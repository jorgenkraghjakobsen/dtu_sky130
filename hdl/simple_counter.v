==> flow/design.v <==
module simple_counter(
     input clk_in, 
     input resetb,
     input timer_start,
     output timer_timeout 
     );
   parameter RELOAD_VAL = 16'h5000;
   reg [15:0] counter_reg; 
   reg timer_state_run;
   assign timer_timeout = (counter_reg == RELOAD_VAL) ?1'b1:1'b0; 
   always @(posedge clk_in )
   begin
       if (!resetb)
       begin 
         timer_state_run <= 0;
         counter_reg     <= RELOAD_VAL; 
       end 
       else
       begin 
         if (timer_state_run) 
         begin 
           counter_reg    <= counter_reg - 16'h0001 ;
           timer_state_run <= 1;
           if (counter_reg == 0)
           begin
             timer_state_run <= 0; 
           end  
         end 
         else 
         begin 
           counter_reg     <= RELOAD_VAL;
           timer_state_run <= 0;   
           if (timer_start) 
           begin 
             timer_state_run <= 1;   
             counter_reg    <= counter_reg - 16'h0001 ;
           end
         end 
       end
   end
endmodule
# From RTL to reports: simple_counter
# The steps from the RTL of simple_counter to its reports follow in flow order.
# Lines are those of the file above, counted from 1.
# Operators carry their Yosys type and port widths (W data, S select, Z words).
# Cell names lack the library's common part.
# Not given: --
dict set report inputs {
  top_module {simple_counter}
  clock_port {clk_in}
  cell_library {sky130hd}
  corner {tt_025C_1v80}
}

# Elaborated design
# Source: Yosys, flattened and elaborated, memories not mapped. Widths are those after wreduce; folded enables and synchronous resets count as part of the registers. Registers that Yosys merges into a memory's read port (data or address) are not register bits. Print and check cells do not count. Equal cells are merged and count once.
dict set report word_totals {
  regBits 17
  in_bits 3
  wordCells 11
}
dict set report op_classes {
  addsub 1
  n_eq 1
  mux 6
  n_reduce_logical 1
}
# operator count
set ops {}
lappend ops {{$mux W16} 2}
lappend ops {{$sub A16 B1 Y16 const B} 1}
lappend ops {{$eq A16 B15 Y1 const B} 1}
lappend ops {{$logic_not A16 Y1} 1}
lappend ops {{$mux W1} 4}

# Longest topological paths
# Longest topological path by Yosys (ltp), each cell counted once; first at word level (registers and memories cut), then after technology mapping (sequential cells cut; the memories' decode and read muxes count).
dict set report depth {
  word_depth 3
  abc_area 0
  ltp_mapped 6
}

# After synthesis
# Source: synth_stat.txt of the flow (Yosys; design flattened, memories mapped). It holds for the ABC_AREA given above (unset counts as 0); a run with the other value may have another netlist.
# The area totals of this step are shown rounded.
dict set report synth_totals {
  cells 85
  mapped_area_um2 762
  ff_cells 17
  buf_cells 1
}
# cell_type count area_total_um2
set types {}
lappend types {dfxtp_1 17 340.326}
lappend types {nor2_1 18 67.565}
lappend types {xor2_1 7 61.309}
lappend types {nor3_4 2 32.531}
lappend types {xnor2_1 3 26.275}
lappend types {nand2_1 6 22.522}
lappend types {nand3_1 4 20.019}
lappend types {nand4_1 3 18.768}
lappend types {ha_1 1 12.512}
lappend types {nor3b_2 1 12.512}
lappend types {nor4_2 1 12.512}
lappend types {inv_1 3 11.261}
lappend types {a21oi_1 2 10.01}
lappend types {nor3_2 1 10.01}
lappend types {o21ai_1 2 10.01}
lappend types {nand4b_1 1 8.758}
lappend types {nor4b_1 1 8.758}
lappend types {a21o_1 1 7.507}
# Not listed: further types 11, cells in them 11.

# Timing after synthesis
# OpenSTA on the mapped netlist: ideal clock, no wires. The path of least setup slack (recovery checks aside). Input and output delay are each 20% of the period. Register names are those of the netlist, which keeps one name where synthesis merged equal registers.
dict set report synth_path {
  path_type {register to register}
  from {reg counter_reg[0]}
  to {reg counter_reg[8]}
  clock_period_ns 1.46
  setup_time_ns 0.069
  t_arrival_ns 1.377
  setup_slack_ns 0.014
  path_delay_ns 1.446
  driving_pins 7
  period_less_setup_slack_ns 1.446
}
# "path_delay_ns" = arrival - input delay + setup time.
# "driving_pins": output pins that drive a net of the path, with the launching flip-flop's if there is one; two outputs of one cell count as two.
# "period_less_setup_slack_ns" is the clock period less the worst setup slack; recovery checks do not enter. This is arithmetic on one report: input and output delays are still those of the set period (20% each).
# The rows between start and end are the longest chain of elaborated cells between them; the timing report does not say that the signal goes this way. Where chains are equally long, one stands for them.
# Each line given opens the expression or statement behind the cell; cells for indexed reads and writes are added by Yosys, which also makes memories of some case tables.
# At most two assigning lines are given for a register; there are more.
dict set report synth_between {
  cell_sequence {dfxtp_1 -> inv_1 -> ha_1 -> nor3b_2 -> nand2_1 -> or4_1 -> o21ai_1}
  elab_chain_len 3
}
# element line
set synth_lines {}
lappend synth_lines {{start: declaration} 8} ;# reg [15:0] counter_reg;
lappend synth_lines {{start: assignment} 22} ;# counter_reg    <= counter_reg - 16'h0001 ;
lappend synth_lines {{start: assignment} 36} ;# counter_reg    <= counter_reg - 16'h0001 ;
lappend synth_lines {{$sub A16 B1 Y16} 36}
lappend synth_lines {{$mux W16} 33} ;# if (timer_start)
lappend synth_lines {{$mux W16} 20} ;# if (timer_state_run)
lappend synth_lines {{end: assignment} 22}
lappend synth_lines {{end: assignment} 36}
lappend synth_lines {{end: declaration} 8}

# Worst path after layout
# Path of least setup slack in the final report of run 1 (OpenROAD, finished layout, wires in). Where an end is a register, its clock arrival counts in the times.
dict set report layout_path {
  path_type {register to output}
  from {reg counter_reg[0]}
  to {out timer_timeout}
  clock_period_ns 2.25
  out_delay_ns 0.45
  t_arrival_ns 1.64
  setup_slack_ns 0.16
  driving_pins 7
}
# The rows between start and end are the longest chain of elaborated cells between them; the timing report does not say that the signal goes this way. Where chains are equally long, one stands for them.
# At most two assigning lines are given for a register; there are more.
dict set report layout_between {
  cell_sequence {dfxtp_1 -> inv_1 -> ha_2 -> nor3b_4 -> nand3_1 -> nor2_1 -> dlygate4sd2_1}
  elab_chain_len 2
}
# element line
set layout_lines {}
lappend layout_lines {{start: declaration} 8} ;# reg [15:0] counter_reg;
lappend layout_lines {{start: assignment} 22} ;# counter_reg    <= counter_reg - 16'h0001 ;
lappend layout_lines {{start: assignment} 36} ;# counter_reg    <= counter_reg - 16'h0001 ;
lappend layout_lines {{$eq A16 B15 Y1} 10} ;# assign timer_timeout = (counter_reg == RELOAD_VAL) ?1'b1:1'b0;
lappend layout_lines {{$mux W1} 10}
lappend layout_lines {{end: declaration} 5} ;# output timer_timeout

# Measured data: module simple_counter, platform sky130hd, 2 stored runs of the flow under differing settings, order arbitrary. Input and output delays are each 20% of the period that was set; the output load is 0.01 pF.
# By "achieved_period_ns" is meant the clock period of the run minus its worst setup slack. This is arithmetic on one report: input and output delays are still those of the set period (20% each).
# By "worst_setup_path_time_ns" is meant the share of the clock period that the worst setup path is allowed (20% is reserved at inputs, 20% at outputs), minus its slack. Clock arrival times at its registers enter into it.
# By "power.total_uw" is meant OpenSTA's value without simulated activity: inputs other than the clock are taken to toggle once in ten clock periods, and the tool carries that through the logic.
# Values from the reports are rounded here.
run="run 1" settings period_ns=2.25 CORE_UTILIZATION=44 PLACE_DENSITY=0.85 CORE_ASPECT_RATIO=0.91 CELL_PAD_IN_SITES_GLOBAL_PLACEMENT=0 GPL_ROUTABILITY_DRIVEN=1 MAX_ROUTING_LAYER="met4" CAP_MARGIN=20 CORE_MARGIN=2 SLEW_MARGIN=20
run="run 1" results post_synth_area_um2=762 total_die_area_um2=2080 layout_stdcell_area_um2=875 fin_util_pct=53.1 timing.setup.ws_ns=0.160 final_setup_tns_ns=0.000 ws_hold_ns=0.468 power.total_uw=820 achieved_period_ns=2.090 worst_setup_path_time_ns=1.64 worstPathKind="register to output"
run="run 2" settings period_ns=1.01 CORE_UTILIZATION=38 PLACE_DENSITY_LB_ADDON=0.04 HOLD_SLACK_MARGIN=0.21 CORE_ASPECT_RATIO=0.76 CORE_MARGIN=8 CELL_PAD_IN_SITES_DETAIL_PLACEMENT=2 CTS_CLUSTER_SIZE=17 CTS_CLUSTER_DIAMETER=356 MIN_ROUTING_LAYER="met1" MAX_ROUTING_LAYER="met4" CAP_MARGIN=20 SLEW_MARGIN=20
run="run 2" outcome="no results, clock tree synthesis failed with DPL-0033"
